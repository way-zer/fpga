==> flow/design.v <==
module DivideClk(
	input clkI,
	input enable, 
	output reg clkO
);
	parameter M = 12_000_000;
	parameter N = 6_000_000;
	localparam WIDTH = $clog2(M+1);
	reg [WIDTH-1:0] r=1; 
	always @ (posedge clkI or negedge enable) begin
		if(!enable) begin 
			clkO <= 0;
			r <= 1;
		end else begin
			clkO <= r>=N || r==M;
			if(r==M)
				r<=1;
			else 
				r<=r+1;
		end
	end
endmodule
module C_CarLED (
    input clk,
    input swL,swR,
    output ledL,ledR
);
    wire clk1Hz;
    DivideClk u_DivideClk(clk,1'b1,clk1Hz);
    assign ledL = swL&clk1Hz;
    assign ledR = swR&clk1Hz;
endmodule
module CarLED (
    input clk,
    input [3:0] swI,
    output [5:0] rgbO,
    output [7:0] ledO
);
    wire ledL,ledR,ledErr;
    C_CarLED u1(clk,swI[3],swI[0],ledL,ledR);
    assign ledErr = ledL&ledR;
    wire ledL_n,ledR_n,ledErr_n;
    assign {ledL_n,ledR_n,ledErr_n} = ~{ledL,ledR,ledErr};
    assign rgbO = {ledL_n,2'b11,ledR_n,2'b11};
    assign ledO = {ledL_n|ledErr,2'b11,ledErr_n,ledErr_n,2'b11,ledR_n|ledErr}; 
endmodule
module Breath (
    input clk,
    input btn,
    output [5:0] rgbO
);
    reg led2Enable_n=0;
    always @(negedge btn) led2Enable_n = ~led2Enable_n;
    wire ledR,ledG,ledB;
    BreathLED#(0) uR(clk,ledR);
    BreathLED#(682) uG(clk,ledG);
    BreathLED#(1365) uB(clk,ledB);
    assign rgbO = {ledR,ledG,ledB,ledR|led2Enable_n,ledG|led2Enable_n,ledB|led2Enable_n};
endmodule
module Week12 (
    input clk,
    input [3:0] swI,
    input [7:0] keyI,
    output [5:0] rgbO,
    output [7:0] ledO
);
    wire swLED = swI[1];
    wire [5:0] rgbOCar;
    wire [7:0] ledOCar;
    CarLED u1(clk,swI,rgbOCar,ledOCar);
    wire [5:0] rgbOBreath;
    Breath u2(clk,keyI[0],rgbOBreath);
    assign rgbO = swLED?rgbOBreath:rgbOCar;
    assign ledO = swLED?8'hff:ledOCar;
endmodule
# --- From RTL to reports: CarLED ---
# The steps from the RTL of CarLED to its reports follow in flow order.
# Line numbers count from 1 in the design file above.
# Library cell names are shortened.
inputs:
  top_module: "CarLED"
  clock: "clk"
  lib: "sky130hd"
  pvt_corner: "tt_025C_1v80"

# --- Word level ---
# Source: Yosys, flattened and elaborated, memories not mapped. Widths are those after wreduce; folded enables and synchronous resets count as part of the registers. Registers that Yosys merges into a memory's read port (data or address) are not register bits. Print and check cells do not count. Equal cells are merged and count once.
classes:
  n_logic: 6
  cmp: 1
  reduce_and_logical: 1
  n_eq: 1
  addsub: 1
op_table:
  columns: ["operator", "count"]
  rows:
  - ["24-bit by 1-bit adder with 24-bit output (second input constant)", 1]
  - ["24-bit by 23-bit >= comparator with 1-bit output (second input constant)", 1]
  - ["24-bit equality test (second input constant)", 1]
  - ["1-bit AND", 3]
  - ["3-bit inverter", 1]
  - ["1-bit bitwise OR", 2]
  - ["1-bit logical OR", 1]
bits:
  output_inout_bits: 14
  input_bits: 5
  register_bits: 25
  wordCells: 12

# --- Longest topological paths ---
# Depth = most cells in a row (Yosys ltp): at word level without a register or memory, in the mapped netlist without a sequential cell, where the memories' decode and read muxes count.
depth:
  depth_word: 4
  abc_area: 0
  depth_mapped: 6
  mapped_depth_nobuf: 6

# --- After synthesis ---
# The flow's flattened synthesis, as Yosys stat reports it; memories are mapped. The netlist is that of the ABC_AREA named above (0 if unset); the other value can give another one.
# The area totals of this step are shown rounded.
mapped:
  ff_cells: 25
  seqArea_um2: 500.5
  synth_area_um2: 1289
  buf_cells: 12
  mapped_cells: 148
by_type:
  columns: ["cell_type", "count", "type_area_um2"]
  rows:
  - ["dfxtp_1", 25, 500.48]
  - ["xnor2_1", 11, 96.342]
  - ["buf_4", 12, 90.086]
  - ["nand4_1", 9, 56.304]
  - ["nand3_1", 11, 55.053]
  - ["xor2_1", 5, 43.792]
  - ["nor2_1", 11, 41.29]
  - ["nand2_1", 9, 33.782]
  - ["mux2i_1", 3, 30.029]
  - ["a21oi_1", 5, 25.024]
  - ["ha_1", 2, 25.024]
  - ["nor3_1", 5, 25.024]
  - ["o21ai_0", 5, 25.024]
  - ["inv_1", 6, 22.522]
  - ["nor4bb_1", 2, 20.019]
  - ["and3_1", 3, 18.768]
  - ["or2_2", 3, 18.768]
  - ["nor4b_1", 2, 17.517]
# Not listed: further types 16, cells in them 19.
# The figures by module come from a second, unflattened synthesis with its own total; it is not the netlist above.
unflattened:
  cells_unflattened: 164
  hier_area_um2: 1503
# Rows give one instance, submodules left out.
modules:
  columns: ["mod", "area_um2", "n_inst", "mod_seq_area_um2", "cells"]
  rows:
  - ["DivideClk", 1391, 1, 626.9, 146]
  - ["CarLED", 95.1, 1, 0.0, 15]
  - ["C_CarLED", 16.3, 1, 0.0, 3]

# --- Timing after synthesis ---
# Path of least setup slack by OpenSTA after synthesis, without wires, with an ideal clock, recovery checks aside; 20% of the period is set as input and as output delay. Where synthesis merged equal registers, the netlist keeps one of their names.
synth_timing:
  kind: "flip-flop to flip-flop"
  start: "register u1.u_DivideClk.r[2]"
  end: "register u1.u_DivideClk.r[21]"
  period_ns: 2.89
  t_first_pin_ns: 0.000
  t_required_ns: 2.820
  path_slack_ns: 1.216
  delay_ns: 1.674
  stages: 6
  n_path_buf: 1
  arrival_time_ns: 1.604
  setup_ns: 0.070
  period_less_setup_slack_ns: 1.674
# "delay_ns" = arrival - input delay + setup time.
# "stages": output pins that drive a net of the path, with the launching flip-flop's if there is one; two outputs of one cell count as two.
# "period_less_setup_slack_ns" is the clock period less the worst setup slack; recovery checks do not enter. This is arithmetic on one report: input and output delays are still those of the set period (20% each).
# The rows between start and end are the longest chain of elaborated cells between them; the timing report does not say that the signal goes this way. Where chains are equally long, one stands for them.
# A line is the first line of the expression or statement that the cell stems from. Yosys adds cells for indexed reads and writes and turns some case tables into memories.
# At most two assigning lines are given for a register; there are more.
synth_via:
  path_cell_list: "dfxtp_1 > buf_4 > nand2_2 > or4_4 > or4_1 > a21oi_1"
  elab_chain_cells: 1
  cone_cells: 2
  classes_between: "add/sub (1); eq/ne (1)"
synth_lines:
  columns: ["element", "line_no", "rtl"]
  rows:
  - ["from (decl)", 9, "reg [WIDTH-1:0] r=1;"]
  - ["from (assign)", 13, "r <= 1;"]
  - ["from (assign)", 19, "r<=r+1;"]
  - ["24-bit by 1-bit adder with 24-bit output", 19, null]
  - ["to (assign)", 17, "r<=1;"]
  - ["to (assign)", 19, null]
  - ["to (decl)", 9, null]

# --- Timing after layout ---
# Path of least setup slack in the final report of run 2 (OpenROAD, finished layout, wires in). Where an end is a register, its clock arrival counts in the times.
layout_timing:
  kind: "input port to output port"
  start: "input swI[3]"
  end: "output rgbO[5]"
  arrival_time_ns: 1.36
  period_ns: 1.55
  stages: 3
  t_required_ns: 1.24
  input_delay_ns: 0.31
  t_first_pin_ns: 0.31
  path_slack_ns: -0.12
  output_delay_ns: 0.31
  n_path_buf: 2
# The rows between start and end are the longest chain of elaborated cells between them; the timing report does not say that the signal goes this way. Where chains are equally long, one stands for them.
layout_via:
  path_cell_list: "clkdlybuf4s50_1 > nand2_1 > clkdlybuf4s50_1"
  elab_chain_cells: 2
  cone_cells: 2
  cone_lines: 2
  classes_between: "logic (2)"
layout_lines:
  columns: ["element", "line_no", "rtl"]
  rows:
  - ["from (decl)", 35, "input [3:0] swI,"]
  - ["1-bit AND", 30, "assign ledL = swL&clk1Hz;"]
  - ["3-bit inverter", 43, "assign {ledL_n,ledR_n,ledErr_n} = ~{ledL,ledR,ledErr};"]
  - ["to (decl)", 36, "output [5:0] rgbO,"]

# Measured data: module CarLED, platform sky130hd, 2 stored runs of the flow under differing settings, order arbitrary. Input and output delays are each 20% of the period that was set; the output load is 0.01 pF.
# "period_reached_ns" is the run's clock period less its worst setup slack. It is reckoned from that one timing run; input and output delays stay at 20% of the period that was set.
# "worstPathTime_ns" is the time allowed to the run's worst setup path (the clock period less input and output delay, where it has them) less its slack. Clock arrival times count: a late capture clock shortens it, a late launch clock lengthens it.
# By "power_total_mw" is meant OpenSTA's value without simulated activity: inputs other than the clock are taken to toggle once in ten clock periods, and the tool carries that through the logic.
# Measured values are rounded.
runs:
  - name: "run 1"
    settings:
      period_ns: 1.1
      CORE_UTILIZATION: 60
      PLACE_DENSITY_LB_ADDON: 0.2
      CORE_ASPECT_RATIO: 0.75
      CELL_PAD_IN_SITES_GLOBAL_PLACEMENT: 1
      GPL_TIMING_DRIVEN: 1
      CTS_CLUSTER_DIAMETER: 41
      CAP_MARGIN: 30
      MIN_ROUTING_LAYER: "met1"
      CORE_MARGIN: 2
      SLEW_MARGIN: 20
    outcome: "not finished: placement ended with error FLW-0024"
  - name: "run 2"
    settings:
      period_ns: 1.55
      CORE_UTILIZATION: 19
      SETUP_SLACK_MARGIN: -0.15
      PLACE_DENSITY: 0.95
      TNS_END_PERCENT: 65
      ABC_AREA: 0
      GPL_TIMING_DRIVEN: 1
      CTS_CLUSTER_SIZE: 91
      CTS_CLUSTER_DIAMETER: 338
      CAP_MARGIN: 25
      MIN_ROUTING_LAYER: "met2"
      MAX_ROUTING_LAYER: "met4"
      CORE_MARGIN: 2
      SLEW_MARGIN: 20
    results:
      worstSetupSlack_ns: -0.121
      timing.setup.tns_ns: -0.472
      period_reached_ns: 1.671
      layout_utilization_frac: 0.253
      total_die_area_um2: 7457
      synth_chip_area_um2: 1289
      worstPathTime_ns: 1.05
      worst_path_kind: "input port to output port"
      power_total_mw: 1.049
      post_route_stdcell_area_um2: 1693
