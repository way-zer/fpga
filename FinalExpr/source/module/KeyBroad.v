==> flow/design.v <==
module KeyBroad (
    input clk,rst_n, 
    input [3:0] KB_Row, 
    output [3:0] KB_Col, 
    output reg [15:0] key  
);
    reg [1:0] col=0; 
    always @(posedge clk) col = col+2'b01; 
    D2to4 u_D2to4(col,KB_Col);
    always @(negedge clk,negedge rst_n) begin  
        if(!rst_n) key = {16{1'b0}};
        else begin
            key[col] = ~KB_Row[3];
            key[4+col] = ~KB_Row[2];
            key[8+col] = ~KB_Row[1];
            key[12+col] = ~KB_Row[0];
        end
    end
endmodule
module D2to4 (
    input [1:0] data,
    output reg [3:0] O 
);
    always @(data) begin
        case (data)
            3'h0: O=4'b1110; 
            3'h1: O=4'b1101; 
            3'h2: O=4'b1011; 
            3'h3: O=4'b0111; 
            default: O=4'b1111;
        endcase
    end
endmodule
### Step by step through the tools: KeyBroad

The steps from the RTL of KeyBroad to its reports follow in flow order.
Line numbers count from 1 in the design file above.
Operators carry their Yosys type and port widths (W data, S select, Z words).
Cell names lack the library's common part.
Not given: -

| set-up | value |
|---|---|
| top | KeyBroad |
| clock input | clk |
| library | sky130hd |
| corner | tt_025C_1v80 |

### Elaborated design

Counts by Yosys on the flattened word-level netlist (proc, flatten, opt, wreduce; memories kept). Register bits leave out memories and registers merged into their read ports (data or address); mux counts leave out enables and synchronous resets folded into registers. Print and check cells are left out. Cells with the same type and inputs are merged into one.

| storage and ports | value |
|---|---|
| input bits | 6 |
| cells after elaboration | 39 |
| bits in registers | 18 |
| output and inout bits | 20 |

| operators by class | value |
|---|---|
| muxes and demuxes | 1 |
| bitwise logic cells | 16 |
| equality and inequality tests | 3 |
| add/sub/neg operators | 8 |
| shift-type cells | 8 |
| reductions and logical operators | 1 |

Operators by type and width:

| operator | count |
|---|---|
| $shift A1 B33 Y16 | 3 |
| $shift A1 B33 Y16 const A | 3 |
| $neg A5 Y33 | 2 |
| $and A16 B16 Y16 | 4 |
| $or A16 B16 Y16 | 4 |
| $not A16 Y16 | 4 |
| $neg A4 Y33 | 1 |
| $shift A1 B3 Y16 | 1 |
| $shift A1 B3 Y16 const A | 1 |
| $pmux W4 S4 | 1 |
| $add A4 B2 Y5 const A | 2 |
| $not A1 Y1 | 4 |
| $eq A2 B2 Y1 const B | 2 |
| $add A3 B2 Y4 const A | 1 |
| $neg A2 Y3 | 1 |
| $add A2 B1 Y2 const B | 1 |
| $eq A2 B1 Y1 const B | 1 |
| $logic_not A2 Y1 | 1 |

### Logic depth

Depth = most cells in a row (Yosys ltp): at word level without a register or memory, in the mapped netlist without a sequential cell, where the memories' decode and read muxes count.

| logic depth | value |
|---|---|
| word-level depth | 11 |
| ABC_AREA | 0 |
| mapped depth | 8 |
| gate-level depth less buffers | 5 |

### Mapped cells and area

Source: synth_stat.txt of the flow (Yosys; design flattened, memories mapped). It holds for the ABC_AREA given above (unset counts as 0); a run with the other value may have another netlist.

Cell types:

| type | count | area in all (sq um) |
|---|---|---|
| dfrtn_1 | 16 | 400.384 |
| ha_1 | 8 | 100.096 |
| inv_1 | 12 | 45.043 |
| dfxtp_1 | 2 | 40.038 |
| o2bb2ai_1 | 4 | 35.034 |
| nor2b_1 | 5 | 31.28 |
| a21oi_1 | 6 | 30.029 |
| o21ai_1 | 6 | 30.029 |
| buf_6 | 2 | 22.522 |
| nand2_1 | 6 | 22.522 |
| nand2b_1 | 3 | 18.768 |
| nor2_1 | 5 | 18.768 |
| a2bb2oi_1 | 2 | 17.517 |
| buf_8 | 1 | 15.014 |
| mux2_4 | 1 | 15.014 |
| o21ai_0 | 3 | 15.014 |
| o22ai_1 | 2 | 12.512 |
| o31ai_2 | 1 | 12.512 |

Other cell types: 8; their cells: 9.

| mapped netlist | value |
|---|---|
| buffers | 3 |
| area of sequential cells | 440.4 sq um |
| mapped flip-flops | 18 |
| synthesis area | 950.9 sq um |
| cells in the netlist | 94 |

By module: a second synthesis without flattening, with its own total; a netlist apart from the flattened one above.

| second synthesis, totals | value |
|---|---|
| cells (unflattened synthesis) | 92 |
| area (unflattened synthesis) | 937.1 sq um |

Each row is one instance without its submodules.

Modules:

| module | seq. area (sq um) | instances | area (sq um) | cells |
|---|---|---|---|---|
| KeyBroad | 440.4 | 1 | 914.6 | 88 |
| D2to4 | 0.0 | 1 | 22.5 | 4 |

Below are 2 stored runs of the flow (Yosys, OpenROAD; platform sky130hd) on KeyBroad, each with its settings and what was measured, unordered. Constraints: input delay and output delay 20% of the set period each, output load 0.01 pF.
"total design power": no workload was simulated; the value follows from the tool's default switching activity.

## Run 1

==> flow/run.sh <==
#!/bin/bash
# the make line also repeats the synthesis and layout settings of config.mk as NAME=value (left out here)
make -C /OpenROAD-flow-scripts/flow DESIGN_CONFIG=/design/flow/config.mk WORK_HOME=/design/flow/orfs CLKGATE_MAP_FILE= finish
==> flow/config.mk <==
export PLATFORM = sky130hd
export DESIGN_NAME = KeyBroad
export DESIGN_NICKNAME = KeyBroad
export VERILOG_FILES = /design/flow/design.v
export SDC_FILE = /design/flow/constraint.sdc
export NUM_CORES = 4
export LEC_CHECK = 0
export ABC_AREA = 0
export CAP_MARGIN = 0
export CELL_PAD_IN_SITES_DETAIL_PLACEMENT = 2
export CORE_ASPECT_RATIO = 1.49
export CORE_MARGIN = 2
export CORE_UTILIZATION = 15
export GPL_ROUTABILITY_DRIVEN = 1
export PLACE_DENSITY_LB_ADDON = 0.02
export SETUP_SLACK_MARGIN = -0.06
export SLEW_MARGIN = 20
==> flow/constraint.sdc <==
create_clock -name core_clock -period 5.05 [get_ports {clk}]
set_input_delay 1.0100 -clock core_clock [delete_from_list [all_inputs] [get_ports {clk}]]
set_output_delay 1.0100 -clock core_clock [all_outputs]
set_load 0.01 [all_outputs]

| result of run 1 | value |
|---|---|
| synthesized cell area | 950.9 sq um |
| die footprint | 7004.9 sq um |
| standard-cell area of the final layout | 1320.0 sq um |
| post-layout utilization | 21.4 % |
| smallest setup slack | 260 ps |
| summed negative setup slack | 0 ps |
| worst hold slack | 438 ps |
| total design power | 0.0002764 W |

## Run 2

==> flow/run.sh <==
#!/bin/bash
# the make line also repeats the synthesis and layout settings of config.mk as NAME=value (left out here)
make -C /OpenROAD-flow-scripts/flow DESIGN_CONFIG=/design/flow/config.mk WORK_HOME=/design/flow/orfs CLKGATE_MAP_FILE= finish
==> flow/config.mk <==
export PLATFORM = sky130hd
export DESIGN_NAME = KeyBroad
export DESIGN_NICKNAME = KeyBroad
export VERILOG_FILES = /design/flow/design.v
export SDC_FILE = /design/flow/constraint.sdc
export NUM_CORES = 4
export LEC_CHECK = 0
export CAP_MARGIN = 30
export CELL_PAD_IN_SITES_GLOBAL_PLACEMENT = 0
export CORE_ASPECT_RATIO = 0.55
export CORE_MARGIN = 2
export CORE_UTILIZATION = 68
export CTS_CLUSTER_DIAMETER = 367
export GPL_ROUTABILITY_DRIVEN = 1
export MAX_ROUTING_LAYER = met4
export PLACE_DENSITY_LB_ADDON = 0.22
export SLEW_MARGIN = 20
==> flow/constraint.sdc <==
create_clock -name core_clock -period 4.79 [get_ports {clk}]
set_input_delay 0.9580 -clock core_clock [delete_from_list [all_inputs] [get_ports {clk}]]
set_output_delay 0.9580 -clock core_clock [all_outputs]
set_load 0.01 [all_outputs]

Run 2: no results, floorplanning failed with PDN-0185
